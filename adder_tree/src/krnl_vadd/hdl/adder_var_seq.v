==> flow/design.v <==
`timescale 1ns / 1ps
module adder_var_seq#(
    parameter DATA_WIDTH = 16
)(
    clk,
    rst_n,
    i_valid,         
    i_data,          
    o_valid,         
    o_data,          
    i_en             
);
    input                          clk;
    input                          rst_n;
    input  [2*DATA_WIDTH-1:0]      i_data;
    input  [1:0]                   i_valid;
    output [DATA_WIDTH:0]          o_data;
    output                         o_valid;
    input                          i_en;
    reg                            calcuate_en;
    reg    [DATA_WIDTH:0]          o_data_inner;
    reg                            o_valid_inner;
    wire   [DATA_WIDTH:0]          i_data_extend0;
    wire   [DATA_WIDTH:0]          i_data_extend1;
    assign i_data_extend0 = {{1{i_data[DATA_WIDTH - 1]}}, i_data[0+:DATA_WIDTH]};
    assign i_data_extend1 = {{1{i_data[2*DATA_WIDTH - 1]}}, i_data[DATA_WIDTH+:DATA_WIDTH]};
    always@(*)
    begin
        calcuate_en <= i_valid[0] & i_valid[1] & i_en;
    end
    always@(posedge clk or negedge rst_n)
    begin
        if(!rst_n)
        begin
            o_data_inner <= {(DATA_WIDTH+1){1'b0}};
            o_valid_inner <= 1'b0;
        end
        else if(i_en)
        begin
            o_data_inner <= (calcuate_en)? (i_data_extend0 + i_data_extend1):{(DATA_WIDTH+1){1'b0}};
            o_valid_inner <= (calcuate_en)? 1'b1:1'b0;
        end
        else
        begin
            o_valid_inner <= 1'b0;
            o_data_inner <= {(DATA_WIDTH+1){1'b0}};
        end
    end
    assign o_data = o_data_inner;
    assign o_valid = o_valid_inner;
endmodule
# ---- From RTL to reports: adder_var_seq
# What the tools print for adder_var_seq, step after step.
# Lines are those of the file above, counted from 1.
# Not given: -
dict set report inputs {
  design {adder_var_seq}
  clock {clk}
  cell_library {sky130hd}
  corner {tt_025C_1v80}
}

# ---- After elaboration
# Source: Yosys, flattened and elaborated, memories not mapped. Widths are those after wreduce; folded enables and synchronous resets count as part of the registers. Registers that Yosys merges into a memory's read port (data or address) are not register bits. Print and check cells do not count. Equal cells are merged and count once.
dict set report op_classes {
  addsub 1
  bitwise 2
  mux 4
}
# cell n
set op_table {}
lappend op_table {{17-bit two-way mux} 2}
lappend op_table {{16-bit by 16-bit adder with 17-bit output} 1}
lappend op_table {{1-bit bitwise AND} 2}
lappend op_table {{1-bit two-way mux} 2}
dict set report word_totals {
  register_bits 18
  elab_cells 9
  output_inout_bits 18
}

# ---- Depth
# Yosys ltp: most cells in a row. Word level: on the elaborated netlist, between registers, memories and ports. Mapped: between sequential cells and ports; inverters and the memories' decode and read muxes count.
dict set report depth {
  word_depth 4
  ABC_AREA 0
  depth_mapped 8
  ltp_nobuf 8
}

# ---- Mapped cells and area
# Yosys stat after the flow's synthesis: flattened, memories mapped to cells. It holds for the ABC_AREA given above (unset counts as 0); a run with the other value may have another netlist.
# The area totals of this step are shown rounded.
dict set report synth_totals {
  mapped_area_um2 1420
  ff_cells 18
  stdcells 155
  buffers 6
  seqArea_um2 450
}
# cell n type_area_um2
set types {}
lappend types {sky130_fd_sc_hd__dfrtp_1 18 450.432}
lappend types {sky130_fd_sc_hd__ha_1 16 200.192}
lappend types {sky130_fd_sc_hd__a21oi_1 16 80.077}
lappend types {sky130_fd_sc_hd__a21o_1 6 45.043}
lappend types {sky130_fd_sc_hd__o21ai_0 9 45.043}
lappend types {sky130_fd_sc_hd__nand2_1 11 41.29}
lappend types {sky130_fd_sc_hd__nor3_1 8 40.038}
lappend types {sky130_fd_sc_hd__nor2_1 10 37.536}
lappend types {sky130_fd_sc_hd__o41ai_2 2 32.531}
lappend types {sky130_fd_sc_hd__xnor2_1 3 26.275}
lappend types {sky130_fd_sc_hd__xor2_1 3 26.275}
lappend types {sky130_fd_sc_hd__a211oi_1 3 22.522}
lappend types {sky130_fd_sc_hd__buf_4 3 22.522}
lappend types {sky130_fd_sc_hd__inv_1 6 22.522}
lappend types {sky130_fd_sc_hd__nor3b_1 3 22.522}
lappend types {sky130_fd_sc_hd__o21a_1 3 22.522}
lappend types {sky130_fd_sc_hd__a31oi_4 1 21.27}
lappend types {sky130_fd_sc_hd__fa_1 1 20.019}
# Other cell types: 24; their cells: 33.

# ---- Worst setup path after synthesis
# Source: OpenSTA report_checks on the synthesized netlist (no wires, ideal clock, input and output delay 20% of the period each), path of least setup slack; recovery checks are left aside. Register names are those of the netlist, which keeps one name where synthesis merged equal registers.
dict set report synth_path {
  path_kind {input to register}
  startpoint {input i_data[0]}
  endpoint {register o_data_inner[16]}
  path_buffers 0
  in_delay_ps 512
  delay_ps 1672
  slack_ps 376
  path_stages 8
  required_ps 2429
  t_arrival_ps 2053
  clock_period_ps 2560
  period_less_setup_slack_ps 2184
}
# "delay_ps" = arrival - input delay + setup time.
# "path_stages" counts driving pins, that of a launching flip-flop among them; a cell with two outputs on the path counts twice.
# "period_less_setup_slack_ps" is the clock period less the worst setup slack; recovery checks do not enter. This is arithmetic on one report: input and output delays are still those of the set period (20% each).
# Between the ends stands the longest chain of elaborated cells between them, by number of cells; it is not shown to be the way that was timed. Of several equally long chains one is given.
# Each line given opens the expression or statement behind the cell; cells for indexed reads and writes are added by Yosys, which also makes memories of some case tables.
# A register here has more assigning lines than the two given.
dict set report synth_via {
  cell_sequence {sky130_fd_sc_hd__ha_1 sky130_fd_sc_hd__inv_1 sky130_fd_sc_hd__fa_1 sky130_fd_sc_hd__and2b_1 sky130_fd_sc_hd__o2111a_1 sky130_fd_sc_hd__o21ai_1 sky130_fd_sc_hd__a2111oi_0 sky130_fd_sc_hd__o21ai_1}
  elab_chain_len 3
  cone_cells 3
  lines_between 2
}
# element line_no
set synth_lines {}
lappend synth_lines {{start, declared} 15} ;# input  [2*DATA_WIDTH-1:0]      i_data;
lappend synth_lines {{16-bit by 16-bit adder with 17-bit output} 40} ;# o_data_inner <= (calcuate_en)? (i_data_extend0 + i_data_extend1):{(DATA_WIDTH+1){1'b0}};
lappend synth_lines {{17-bit two-way mux} 40}
lappend synth_lines {{17-bit two-way mux} 38} ;# else if(i_en)
lappend synth_lines {{end, assigned} 35} ;# o_data_inner <= {(DATA_WIDTH+1){1'b0}};
lappend synth_lines {{end, assigned} 40}
lappend synth_lines {{end, declared} 21} ;# reg    [DATA_WIDTH:0]          o_data_inner;

# ---- Timing after layout
# From the final timing report of run 1: the path of least setup slack in the routed layout; clock arrival at registers is part of the times.
# The report prints the path's times to 10 ps; the period is as set.
dict set report layout_path {
  path_kind {input to register}
  startpoint {input i_data[0]}
  endpoint {register o_data_inner[16]}
  clock_period_ps 3470
  path_stages 9
  slack_ps 730
  t_arrival_ps 2920
  in_delay_ps 690
  path_buffers 1
  required_ps 3650
}
# Between the ends stands the longest chain of elaborated cells between them, by number of cells; it is not shown to be the way that was timed. Of several equally long chains one is given.
# A register here has more assigning lines than the two given.
dict set report layout_via {
  cell_sequence {sky130_fd_sc_hd__clkdlybuf4s50_1 sky130_fd_sc_hd__ha_1 sky130_fd_sc_hd__inv_1 sky130_fd_sc_hd__fa_1 sky130_fd_sc_hd__and2b_1 sky130_fd_sc_hd__o2111a_1 sky130_fd_sc_hd__o21ai_1 sky130_fd_sc_hd__a2111oi_0 sky130_fd_sc_hd__o21ai_1}
  elab_chain_len 3
  cone_cells 3
  lines_between 2
}
# element line_no
set layout_lines {}
lappend layout_lines {{start, declared} 15} ;# input  [2*DATA_WIDTH-1:0]      i_data;
lappend layout_lines {{16-bit by 16-bit adder with 17-bit output} 40} ;# o_data_inner <= (calcuate_en)? (i_data_extend0 + i_data_extend1):{(DATA_WIDTH+1){1'b0}};
lappend layout_lines {{17-bit two-way mux} 40}
lappend layout_lines {{17-bit two-way mux} 38} ;# else if(i_en)
lappend layout_lines {{end, assigned} 35} ;# o_data_inner <= {(DATA_WIDTH+1){1'b0}};
lappend layout_lines {{end, assigned} 40}
lappend layout_lines {{end, declared} 21} ;# reg    [DATA_WIDTH:0]          o_data_inner;

# Settings and measured results of 2 stored flow runs for module adder_var_seq (sky130hd), not sorted in any way. The constraints put input and output delay at 20% of the set period each and load the outputs with 0.01 pF.
# "clock_period_reached_ps" is the run's clock period less its worst setup slack. It is reckoned from that one timing run; input and output delays stay at 20% of the period that was set.
# "worst_path_time_ps" is the time allowed to the run's worst setup path (the clock period less input and output delay, where it has them) less its slack. Clock arrival times count: a late capture clock shortens it, a late launch clock lengthens it.
# "power.total_uw" is the tool's figure for a default switching activity; nothing was simulated.
# "worst_path_time_ps" is known to 10 ps.
# Results are given in rounded form.
run="run 1" settings period_ns=3.47 CAP_MARGIN=20 CORE_MARGIN=2 CORE_UTILIZATION=40 SLEW_MARGIN=20
run="run 1" results worst_path_time_ps=2050 critical_path_kind="input to register" post_route_stdcell_area_um2=2020 finalUtil_pct=60.0 total_die_area_um2=4040 power.total_uw=578 worst_setup_slack_ps=731 ys_area_um2=1420 setup_tns_ps=0 clock_period_reached_ps=2739
run="run 2" settings period_ns=3.23 CORE_UTILIZATION=61 SETUP_SLACK_MARGIN=-0.05 PLACE_DENSITY_LB_ADDON=0.12 CORE_ASPECT_RATIO=0.75 TNS_END_PERCENT=50 CAP_MARGIN=15 MIN_ROUTING_LAYER="met2" CORE_MARGIN=2 SLEW_MARGIN=20
run="run 2" results worst_path_time_ps=2560 critical_path_kind="input to register" post_route_stdcell_area_um2=1990 finalUtil_pct=88.4 power.total_uw=654 worst_setup_slack_ps=24 setup_tns_ps=0 clock_period_reached_ps=3206 total_die_area_um2=2730 ys_area_um2=1420
